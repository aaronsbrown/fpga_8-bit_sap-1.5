==> flow/design.v <==
package arch_defs_pkg;
    parameter int DATA_WIDTH = 8;
    parameter int ADDR_WIDTH = 4;
    parameter int FLAG_COUNT = 3;
    parameter int RAM_DEPTH = (1 << ADDR_WIDTH);
    parameter int OPCODE_WIDTH = 4;
    parameter int OPERAND_WIDTH = DATA_WIDTH - OPCODE_WIDTH;
    typedef enum logic [OPCODE_WIDTH-1:0] {
        NOP =   4'b0000,  
        LDA =   4'b0001,  
        LDB =   4'b0010,  
        ADD =   4'b0011,  
        SUB =   4'b0100,  
        AND =   4'b0101,  
        OR  =   4'b0110,  
        STA =   4'b0111,  
        LDI =   4'b1000,  
        JMP =   4'b1001,  
        JC  =   4'b1010,  
        JZ  =   4'b1011,  
        JN  =   4'b1100,  
        OUTM =  4'b1101,  
        OUTA =  4'b1110,  
        HLT =   4'b1111   
    } opcode_t;
    typedef enum logic [1:0] {
        ALU_ADD = 2'b00,
        ALU_SUB = 2'b01,
        ALU_AND = 2'b10,
        ALU_OR  = 2'b11
    } alu_op_t;
    typedef enum logic [2:0] {
        S_RESET,
        S_FETCH_0,
        S_FETCH_1,
        S_DECODE_0,
        S_DECODE_1,
        S_EXECUTE,
        S_WAIT,
        S_HALT
    } fsm_state_t;
    typedef enum logic [3:0] {
        MS0, MS1, MS2, MS3, MS4, MS5, MS6, MS7
    } microstep_t;
    typedef struct packed {
        opcode_t opcode;
        logic [OPERAND_WIDTH-1:0] operand;
    } instruction_t;
    typedef struct packed {
        logic halt;               
        logic last_step;         
        logic pc_enable;           
        logic load_pc;            
        logic oe_pc;              
        logic load_ir;            
        logic oe_ir;              
        logic load_mar;           
        logic load_ram;           
        logic oe_ram;             
        logic [1:0] alu_op;       
        logic oe_alu;             
        logic load_flags;   
        logic load_sets_zn; 
        logic check_zero;         
        logic check_carry;  
        logic check_negative;  
        logic load_a;             
        logic oe_a;               
        logic load_b;             
        logic oe_b;               
        logic load_o;             
    } control_word_t;
endpackage : arch_defs_pkg
import arch_defs_pkg::*;
module alu (
    input logic clk,
    input logic reset,
    input logic [DATA_WIDTH-1:0] a_in,
    input logic [DATA_WIDTH-1:0] b_in,
    input logic [1:0] alu_op,
    output logic [DATA_WIDTH-1:0] latched_result,
    output logic zero_flag,
    output logic carry_flag,
    output logic negative_flag
);
    logic [DATA_WIDTH:0] comb_arith_result_i;  
    logic [DATA_WIDTH-1:0] comp_logic_result_i;
    logic       comb_carry_out_i;
    logic [DATA_WIDTH-1:0] comb_result_final_i;
    always_comb begin
        comb_arith_result_i = { (DATA_WIDTH + 1) {1'b0} };
        comp_logic_result_i =  { DATA_WIDTH {1'b0} };
        comb_carry_out_i = 1'b0;
        comb_result_final_i = { DATA_WIDTH {1'b0} };
        case (alu_op)
            ALU_ADD: comb_arith_result_i = {1'b0, a_in} + {1'b0, b_in};
            ALU_SUB: comb_arith_result_i = {1'b0, a_in} + {1'b0, ~b_in} + {{DATA_WIDTH{1'b0}}, 1'b1};
            ALU_AND: comp_logic_result_i = a_in & b_in;
            ALU_OR:  comp_logic_result_i = a_in | b_in;
            default: ;
        endcase
        if (alu_op == ALU_ADD || alu_op == ALU_SUB) begin
            comb_carry_out_i = comb_arith_result_i[DATA_WIDTH];  
            comb_result_final_i = comb_arith_result_i[DATA_WIDTH-1:0]; 
        end else begin
            comb_carry_out_i = 1'b0;
            comb_result_final_i = comp_logic_result_i;
        end
    end 
    assign carry_flag = comb_carry_out_i;
    assign zero_flag = (comb_result_final_i == { DATA_WIDTH{1'b0} });
    assign negative_flag = comb_result_final_i[DATA_WIDTH-1];
    always_ff @(posedge clk) begin
        if (reset) begin
            latched_result <= { DATA_WIDTH{1'b0} };
        end else begin
            latched_result <= comb_result_final_i;
        end
    end
endmodule
==> Tool chain data of alu <==
What the tools print for alu, step after step.
Line numbers count from 1 in the design file above.
Operators carry their Yosys type and port widths (W data, S select, Z words).
{ "inputs": {"top_module": "alu", "clk_port": "clk", "cell_library": "sky130hd", "corner": "tt_025C_1v80"} }

==> Elaborated design <==
Source: Yosys, flattened and elaborated, memories not mapped. Widths are those after wreduce; folded enables and synchronous resets count as part of the registers. Registers that Yosys merges into a memory's read port (data or address) are not register bits. Print and check cells do not count. Equal cells are merged and count once.
{ "classes": {"addsub": 3, "multipliers": 0, "n_div": 0, "cmp": 0, "eq_ne": 3, "shifts": 0, "muxes": 4, "logic": 3, "reduce_logical": 5} }
{ "ops": {"columns": ["operator", "count"], "rows": [
  ["$pmux W9 S3", 1],
  ["$pmux W8 S3", 1],
  ["$add A8 B8 Y9", 2],
  ["$add A9 B1 Y9 const B", 1],
  ["$and A8 B8 Y8", 1],
  ["$or A8 B8 Y8", 1],
  ["$not A8 Y8", 1],
  ["$logic_not A8 Y1", 1],
  ["$mux W8", 1],
  ["$eq A2 B2 Y1 const B", 2],
  ["$reduce_or A2 Y1", 2],
  ["$eq A2 B1 Y1 const B", 1],
  ["$logic_not A2 Y1", 1],
  ["$logic_or A1 B1 Y1", 1],
  ["$mux W1", 1]
]} }
{ "word_totals": {"regBits": 8, "latchBits": 0, "ram_bits": 0, "rom_bits": 0, "clocked_rd_ports_x_width": 0, "memories": 0, "in_bits": 20, "output_inout_bits": 11, "word_cells": 19} }

==> Depth <==
Depth = most cells in a row (Yosys ltp): at word level without a register or memory, in the mapped netlist without a sequential cell, where the memories' decode and read muxes count.
{ "depth": {"word_depth": 6, "abc_area": 0, "mapped_depth": 9, "depth_no_buf": 9} }

==> After synthesis <==
The flow's flattened synthesis, as Yosys stat reports it; memories are mapped. The netlist is that of the ABC_AREA named above (0 if unset); the other value can give another one.
Totals and module areas in this step are rounded.
{ "types": {"columns": ["cell_type", "count", "type_area_um2"], "rows": [
  ["sky130_fd_sc_hd__ha_1", 24, 300.288],
  ["sky130_fd_sc_hd__dfxtp_1", 8, 160.154],
  ["sky130_fd_sc_hd__inv_1", 20, 75.072],
  ["sky130_fd_sc_hd__nor2_1", 15, 56.304],
  ["sky130_fd_sc_hd__a21oi_1", 11, 55.053],
  ["sky130_fd_sc_hd__nand2_1", 13, 48.797],
  ["sky130_fd_sc_hd__fa_1", 2, 40.038],
  ["sky130_fd_sc_hd__mux2i_1", 4, 40.038],
  ["sky130_fd_sc_hd__a211oi_1", 5, 37.536],
  ["sky130_fd_sc_hd__a21o_1", 5, 37.536],
  ["sky130_fd_sc_hd__nor2b_1", 5, 31.28],
  ["sky130_fd_sc_hd__a221o_1", 2, 20.019],
  ["sky130_fd_sc_hd__nor3_1", 4, 20.019],
  ["sky130_fd_sc_hd__nand2b_1", 3, 18.768],
  ["sky130_fd_sc_hd__a211o_1", 2, 17.517],
  ["sky130_fd_sc_hd__xnor2_1", 2, 17.517],
  ["sky130_fd_sc_hd__o311ai_2", 1, 16.266],
  ["sky130_fd_sc_hd__o2111ai_2", 1, 15.014]
]} }
Not listed: further types 26, cells in them 34.
{ "mapped": {"mapped_cells": 161, "yosys_area_mm2": 0.00124, "seqArea_mm2": 0.00016, "flip_flops": 8, "buf_cells": 6} }

==> Timing after synthesis <==
Source: OpenSTA report_checks on the synthesized netlist (no wires, ideal clock, input and output delay 20% of the period each), path of least setup slack; recovery checks are left aside. Register names are those of the netlist, which keeps one name where synthesis merged equal registers.
{ "synth_timing": {"path_type": "input to output", "start": "input port b_in[4]", "end": "output port zero_flag", "clock_period_ns": 3.15, "in_delay_ns": 0.630, "out_delay_ns": 0.630, "launch_ns": 0.630, "arrival_time_ns": 2.561, "required_ns": 2.520, "slack_ns": -0.041, "path_delay_ns": 1.931, "path_stages": 8, "n_path_buf": 0, "period_less_setup_slack_ns": 3.191} }
"path_delay_ns" = arrival - input delay + setup time.
At an output port there is no setup time.
"path_stages" counts driving pins, that of a launching flip-flop among them; a cell with two outputs on the path counts twice.
"period_less_setup_slack_ns" = period - worst setup slack (recovery checks aside). The figure is calculated, with input and output delays left at 20% of the set period.
The rows between start and end are the longest chain of elaborated cells between them; the timing report does not say that the signal goes this way. Where chains are equally long, one stands for them.
A line is the first line of the expression or statement that the cell stems from. Yosys adds cells for indexed reads and writes and turns some case tables into memories.
{ "synth_between": {"cell_sequence": "sky130_fd_sc_hd__inv_1 > sky130_fd_sc_hd__ha_1 > sky130_fd_sc_hd__inv_2 > sky130_fd_sc_hd__a221o_1 > sky130_fd_sc_hd__o311ai_2 > sky130_fd_sc_hd__o21ai_1 > sky130_fd_sc_hd__a221o_1 > sky130_fd_sc_hd__nor4_2", "elab_chain_cells": 6, "cone_cells": 10, "cone_lines": 7, "cone_classes": "add/sub (3); mux (3); logic (3); reduce/logical (1)"} }
{ "synth_lines": {"columns": ["element", "line_no", "text"], "rows": [
  ["start: declaration", 79, "input logic [DATA_WIDTH-1:0] b_in,"],
  ["$not A8 Y8", 97, "ALU_SUB: comb_arith_result_i = {1'b0, a_in} + {1'b0, ~b_in} + {{DATA_WIDTH{1'b0}}, 1'b1};"],
  ["$add A8 B8 Y9", 97, null],
  ["$add A9 B1 Y9", 97, null],
  ["$pmux W9 S3", 95, "case (alu_op)"],
  ["$mux W8", 102, "if (alu_op == ALU_ADD || alu_op == ALU_SUB) begin"],
  ["$logic_not A8 Y1", 111, "assign zero_flag = (comb_result_final_i == { DATA_WIDTH{1'b0} });"],
  ["end: declaration", 82, "output logic zero_flag,"]
]} }
Nets of the timed path that keep an RTL name, with a line that drives or declares them; the list need not be complete.
{ "synth_named_nets": {"columns": ["signal", "line_no"], "rows": [
  ["negative_flag", 102]
]} }

==> Timing after layout <==
Path of least setup slack in the final report of run 1 (OpenROAD, finished layout, wires in). Where an end is a register, its clock arrival counts in the times.
{ "layout_timing": {"path_type": "input to output", "start": "input port b_in[5]", "end": "output port zero_flag", "clock_period_ns": 4.04, "in_delay_ns": 0.81, "out_delay_ns": 0.81, "launch_ns": 0.81, "arrival_time_ns": 3.18, "required_ns": 3.23, "slack_ns": 0.05, "path_stages": 9, "n_path_buf": 2} }
The rows between start and end are the longest chain of elaborated cells between them; the timing report does not say that the signal goes this way. Where chains are equally long, one stands for them.
{ "layout_between": {"cell_sequence": "sky130_fd_sc_hd__clkdlybuf4s50_1 > sky130_fd_sc_hd__inv_1 > sky130_fd_sc_hd__ha_1 > sky130_fd_sc_hd__or2_2 > sky130_fd_sc_hd__o311ai_4 > sky130_fd_sc_hd__o21ai_1 > sky130_fd_sc_hd__a221o_1 > sky130_fd_sc_hd__nor4_2 > sky130_fd_sc_hd__buf_2", "elab_chain_cells": 6, "cone_cells": 10, "cone_lines": 7, "cone_classes": "add/sub (3); mux (3); logic (3); reduce/logical (1)"} }
{ "layout_lines": {"columns": ["element", "line_no", "text"], "rows": [
  ["start: declaration", 79, "input logic [DATA_WIDTH-1:0] b_in,"],
  ["$not A8 Y8", 97, "ALU_SUB: comb_arith_result_i = {1'b0, a_in} + {1'b0, ~b_in} + {{DATA_WIDTH{1'b0}}, 1'b1};"],
  ["$add A8 B8 Y9", 97, null],
  ["$add A9 B1 Y9", 97, null],
  ["$pmux W9 S3", 95, "case (alu_op)"],
  ["$mux W8", 102, "if (alu_op == ALU_ADD || alu_op == ALU_SUB) begin"],
  ["$logic_not A8 Y1", 111, "assign zero_flag = (comb_result_final_i == { DATA_WIDTH{1'b0} });"],
  ["end: declaration", 82, "output logic zero_flag,"]
]} }

## Implementation results

Design alu on sky130hd. What follows are 2 stored runs of the flow, each under its own settings; their order means nothing. The constraints put input and output delay at 20% of the set period each and load the outputs with 0.01 pF.
"achieved_clock_period_ns": clock period set for the run, less the worst setup slack. It is reckoned from that one timing run; input and output delays stay at 20% of the period that was set.
"timing.worst_path_ns" is the time allowed to the run's worst setup path (the clock period less input and output delay, where it has them) less its slack. Clock arrival times count: a late capture clock shortens it, a late launch clock lengthens it.
"total_power_uw" is the tool's figure for a default switching activity; nothing was simulated.
The measured numbers are rounded.

Run 1
==> flow/run.sh <==
#!/bin/bash
# the make line also repeats the synthesis and layout settings of config.mk as NAME=value (left out here)
make -C /OpenROAD-flow-scripts/flow DESIGN_CONFIG=/design/flow/config.mk WORK_HOME=/design/flow/orfs CLKGATE_MAP_FILE= finish
==> flow/config.mk <==
export PLATFORM = sky130hd
export DESIGN_NAME = alu
export DESIGN_NICKNAME = alu
export VERILOG_FILES = /design/flow/design.v
export SDC_FILE = /design/flow/constraint.sdc
export NUM_CORES = 4
export LEC_CHECK = 0
export CAP_MARGIN = 20
export CORE_MARGIN = 2
export CORE_UTILIZATION = 53
export SLEW_MARGIN = 20
==> flow/constraint.sdc <==
create_clock -name core_clock -period 4.04 [get_ports {clk}]
set_input_delay 0.8080 -clock core_clock [delete_from_list [all_inputs] [get_ports {clk}]]
set_output_delay 0.8080 -clock core_clock [all_outputs]
set_load 0.01 [all_outputs]

==> results of run 1, as JSON <==
{
  "final_util_frac": 0.897,
  "finalCellArea_mm2": 0.00198,
  "dieArea_mm2": 0.00274,
  "timing.worst_path_ns": 2.38,
  "path_kind": "input to output",
  "final_setup_ws_ns": 0.049,
  "ws_hold_ns": 1.21,
  "final_setup_tns_ns": 0.000,
  "synth_chip_area_mm2": 0.00124,
  "total_power_uw": 409,
  "achieved_clock_period_ns": 3.991
}

Run 2
==> flow/run.sh <==
#!/bin/bash
# the make line also repeats the synthesis and layout settings of config.mk as NAME=value (left out here)
make -C /OpenROAD-flow-scripts/flow DESIGN_CONFIG=/design/flow/config.mk WORK_HOME=/design/flow/orfs CLKGATE_MAP_FILE= finish
==> flow/config.mk <==
export PLATFORM = sky130hd
export DESIGN_NAME = alu
export DESIGN_NICKNAME = alu
export VERILOG_FILES = /design/flow/design.v
export SDC_FILE = /design/flow/constraint.sdc
export NUM_CORES = 4
export LEC_CHECK = 0
export CAP_MARGIN = 40
export CELL_PAD_IN_SITES_DETAIL_PLACEMENT = 1
export CORE_ASPECT_RATIO = 1.29
export CORE_MARGIN = 2
export CORE_UTILIZATION = 58
export CTS_CLUSTER_DIAMETER = 85
export CTS_CLUSTER_SIZE = 32
export GPL_TIMING_DRIVEN = 0
export MIN_ROUTING_LAYER = met1
export PLACE_DENSITY_LB_ADDON = 0.25
export SETUP_SLACK_MARGIN = 0.09
export SLEW_MARGIN = 20
==> flow/constraint.sdc <==
create_clock -name core_clock -period 2.72 [get_ports {clk}]
set_input_delay 0.5440 -clock core_clock [delete_from_list [all_inputs] [get_ports {clk}]]
set_output_delay 0.5440 -clock core_clock [all_outputs]
set_load 0.01 [all_outputs]

==> results of run 2, as JSON <==
{
  "outcome": "stopped before the end: placement reported DPL-0033"
}
